==> flow/design.v <==
`timescale 1ns / 1ps
module alu_pipeline (
    input  wire        clk,
    input  wire        rst_n,
    input  wire [15:0] a,
    input  wire [15:0] b,
    input  wire [2:0]  op,         
    input  wire        valid_in,
    output reg  [15:0] result,
    output reg         zero,       
    output reg         negative,   
    output reg         overflow,   
    output reg         valid_out
);
    reg [15:0] a_stage1, b_stage1;
    reg [2:0]  op_stage1;
    reg        valid_stage1;
    reg [15:0] alu_result;
    reg        alu_zero, alu_negative, alu_overflow;
    localparam OP_ADD  = 3'b000;
    localparam OP_SUB  = 3'b001;
    localparam OP_AND  = 3'b010;
    localparam OP_OR   = 3'b011;
    localparam OP_XOR  = 3'b100;
    localparam OP_SLL  = 3'b101;   
    localparam OP_SRL  = 3'b110;   
    localparam OP_SLT  = 3'b111;   
    always @(posedge clk or negedge rst_n) begin
        if (!rst_n) begin
            a_stage1     <= 16'h0000;
            b_stage1     <= 16'h0000;
            op_stage1    <= 3'b000;
            valid_stage1 <= 1'b0;
        end else begin
            a_stage1     <= a;
            b_stage1     <= b;
            op_stage1    <= op;
            valid_stage1 <= valid_in;
        end
    end
    always @(*) begin
        alu_result   = 16'h0000;
        alu_overflow = 1'b0;
        case (op_stage1)
            OP_ADD: begin
                {alu_overflow, alu_result} = {1'b0, a_stage1} + {1'b0, b_stage1};
            end
            OP_SUB: begin
                {alu_overflow, alu_result} = {1'b0, a_stage1} - {1'b0, b_stage1};
            end
            OP_AND: begin
                alu_result = a_stage1 & b_stage1;
            end
            OP_OR: begin
                alu_result = a_stage1 | b_stage1;
            end
            OP_XOR: begin
                alu_result = a_stage1 ^ b_stage1;
            end
            OP_SLL: begin
                alu_result = a_stage1 << b_stage1[3:0];   
            end
            OP_SRL: begin
                alu_result = a_stage1 >> b_stage1[3:0];
            end
            OP_SLT: begin
                alu_result = ($signed(a_stage1) < $signed(b_stage1)) ? 16'h0001 : 16'h0000;
            end
            default: begin
                alu_result = 16'h0000;
            end
        endcase
        alu_zero     = (alu_result == 16'h0000);
        alu_negative = alu_result[15];
    end
    always @(posedge clk or negedge rst_n) begin
        if (!rst_n) begin
            result    <= 16'h0000;
            zero      <= 1'b0;
            negative  <= 1'b0;
            overflow  <= 1'b0;
            valid_out <= 1'b0;
        end else begin
            result    <= alu_result;
            zero      <= alu_zero;
            negative  <= alu_negative;
            overflow  <= alu_overflow;
            valid_out <= valid_stage1;
        end
    end
endmodule
### From RTL to reports: alu_pipeline

The steps from the RTL of alu_pipeline to its reports follow in flow order.
Line numbers count from 1 in the design file above.
Library cell names are shortened.
Not given: -

| inputs | value |
|---|---|
| design top | alu_pipeline |
| clock input | clk |
| cell library | sky130hd |
| corner | tt_025C_1v80 |

### Word-level counts

Yosys after proc, flatten, opt, wreduce and memory -nomap, before mapping. Enables and synchronous resets that opt folds into registers are not counted as muxes. Memory bits, and registers merged into a memory's read port (data or address), are not among the register bits. Print and check cells are not counted. Equal cells are merged and count once.

| storage and ports | value |
|---|---|
| cells after elaboration | 30 |
| register bits after elaboration | 56 |

| cells by class | value |
|---|---|
| shift-type cells | 2 |
| eq/ne operators | 7 |
| muxes and demuxes | 3 |
| reduce/logical cells | 3 |
| $add $sub $neg | 2 |
| order comparisons | 1 |
| bitwise logic cells | 3 |

Operators by type and width:

| kind | number |
|---|---|
| 16-bit case mux with 8-bit select | 1 |
| 16-bit by 16-bit adder with 17-bit output | 1 |
| 16-bit by 16-bit subtractor with 17-bit output | 1 |
| 16-bit less-than comparator | 1 |
| 16-bit bitwise AND | 1 |
| 16-bit OR | 1 |
| 16-bit bitwise XOR | 1 |
| 16-bit by 4-bit left shift with 16-bit output | 1 |
| 16-bit by 4-bit right shift with 16-bit output | 1 |
| 16-bit zero test | 1 |
| 3-bit equality test (second input constant) | 4 |
| 3-bit by 2-bit equality test with 1-bit output (second input constant) | 2 |
| 6-bit OR reduction | 1 |
| 3-bit by 1-bit equality test with 1-bit output (second input constant) | 1 |
| 3-bit zero test | 1 |
| 1-bit case mux with 3-bit select | 1 |
| 1-bit two-way mux | 1 |

### Longest topological paths

Yosys ltp: most cells in a row. Word level: on the elaborated netlist, between registers, memories and ports. Mapped: between sequential cells and ports; inverters and the memories' decode and read muxes count.

| logic depth | value |
|---|---|
| depth after elaboration | 4 |
| ABC_AREA | 1 |
| gate-level depth with buffers | 19 |
| mapped depth without buffers | 17 |

### Mapped cells and area

The flow's flattened synthesis, as Yosys stat reports it; memories are mapped. The netlist is that of the ABC_AREA named above (0 if unset); the other value can give another one.

Cells by type:

| cell type | number | area in all (um2) |
|---|---|---|
| dfrtp_1 | 55 | 1376.32 |
| nand2_1 | 286 | 1073.53 |
| nand3_1 | 134 | 670.643 |
| ha_1 | 49 | 613.088 |
| inv_1 | 118 | 442.925 |
| nor2_1 | 111 | 416.65 |
| a21oi_1 | 51 | 255.245 |
| o21ai_0 | 27 | 135.13 |
| buf_2 | 22 | 110.106 |
| nand4_1 | 14 | 87.584 |
| buf_6 | 5 | 56.304 |
| o211ai_1 | 7 | 52.55 |
| fa_1 | 2 | 40.038 |
| nor3_1 | 8 | 40.038 |
| and2_1 | 5 | 31.28 |
| or2_2 | 5 | 31.28 |
| o21bai_1 | 4 | 30.029 |
| o22ai_1 | 4 | 25.024 |

Other cell types: 14; their cells: 24.

| synthesis totals | value |
|---|---|
| mapped flip-flops | 55 |
| cells in the netlist | 931 |
| synthesis area | 5630.4 um2 |

### Timing after synthesis

Source: OpenSTA report_checks on the synthesized netlist (no wires, ideal clock, input and output delay 20% of the period each), path of least setup slack; recovery checks are left aside. Register names are those of the netlist, which keeps one name where synthesis merged equal registers.

| timing post-synthesis | value |
|---|---|
| kind | flip-flop to flip-flop |
| start point | register b_stage1[2] |
| end point | register zero |
| time at the first pin | 0 ps |
| slack | 1379 ps |
| clock period | 3760 ps |
| setup time | 71 ps |
| buffers on the path | 2 |
| data arrival time | 2309 ps |
| driving pins on the path | 20 |
| path delay | 2380 ps |
| synthesis period reached | 2381 ps |

"path delay" = arrival - input delay + setup time.
"driving pins on the path": output pins that drive a net of the path, with the launching flip-flop's if there is one; two outputs of one cell count as two.
"synthesis period reached" = period - worst setup slack (recovery checks aside). The figure is calculated, with input and output delays left at 20% of the set period.
Between the ends stands the longest chain of elaborated cells between them, by number of cells; it is not shown to be the way that was timed. Of several equally long chains one is given.
A line is the first line of the expression or statement that the cell stems from. Yosys adds cells for indexed reads and writes and turns some case tables into memories.

| on the way, post-synthesis | value |
|---|---|
| path through | dfrtp_1 -> inv_2 -> buf_1 -> ha_1 -> buf_2 -> nor2_1 -> nand2_1 -> nand3_1 -> nand2_1 -> nand2_1 -> nand2_1 -> nand2_1 -> nand2_1 -> nand3_1 -> nand2_1 -> nor2_1 -> nand2_1 -> nor2_1 -> nand2_1 -> nor2_1 |
| cells in the longest elaborated chain | 4 |
| elaborated cells between the ends (all ways) | 11 |
| RTL lines with such cells | 10 |

Ends and longest elaborated chain, post-synthesis:

| element | line | source |
|---|---|---|
| start, declared | 15 | `reg [15:0] a_stage1, b_stage1;` |
| start, assigned | 31 | `b_stage1     <= 16'h0000;` |
| start, assigned | 36 | `b_stage1     <= b;` |
| 16-bit less-than comparator | 67 | `alu_result = ($signed(a_stage1) < $signed(b_stage1)) ? 16'h0001 : 16'h0000;` |
| 1-bit two-way mux | 67 |  |
| 16-bit case mux with 8-bit select | 44 | `case (op_stage1)` |
| 16-bit zero test | 73 | `alu_zero     = (alu_result == 16'h0000);` |
| end, assigned | 79 | `zero      <= 1'b0;` |
| end, assigned | 85 | `zero      <= alu_zero;` |
| end, declared | 10 | `output reg         zero,` |

FLOW RESULTS
============

module alu_pipeline, platform sky130hd, 2 stored runs of the flow under differing settings, order arbitrary. Input and output delays are each 20% of the period that was set; the output load is 0.01 pF.

#### Entry A

| setting | value |
|---|---|
| period_ns | `6.46` |
| CORE_UTILIZATION | `71` |
| SETUP_SLACK_MARGIN | `0.71` |
| PLACE_DENSITY | `0.55` |
| CELL_PAD_IN_SITES_DETAIL_PLACEMENT | `2` |
| ABC_AREA | `1` |
| GPL_TIMING_DRIVEN | `1` |
| CTS_CLUSTER_SIZE | `39` |
| CTS_CLUSTER_DIAMETER | `367` |
| SLEW_MARGIN | `15` |
| MIN_ROUTING_LAYER | `met1` |
| CAP_MARGIN | `20` |
| CORE_MARGIN | `2` |

No results, placement failed with DPL-0033.

#### Entry B

| setting | value |
|---|---|
| period_ns | `2.86` |
| CORE_UTILIZATION | `46` |
| PLACE_DENSITY_LB_ADDON | `0.04` |
| HOLD_SLACK_MARGIN | `0.19` |
| CORE_MARGIN | `8` |
| CELL_PAD_IN_SITES_DETAIL_PLACEMENT | `2` |
| GPL_ROUTABILITY_DRIVEN | `1` |
| CTS_CLUSTER_SIZE | `38` |
| MIN_ROUTING_LAYER | `met2` |
| CAP_MARGIN | `20` |
| SLEW_MARGIN | `20` |

No results, placement failed with DPL-0033.
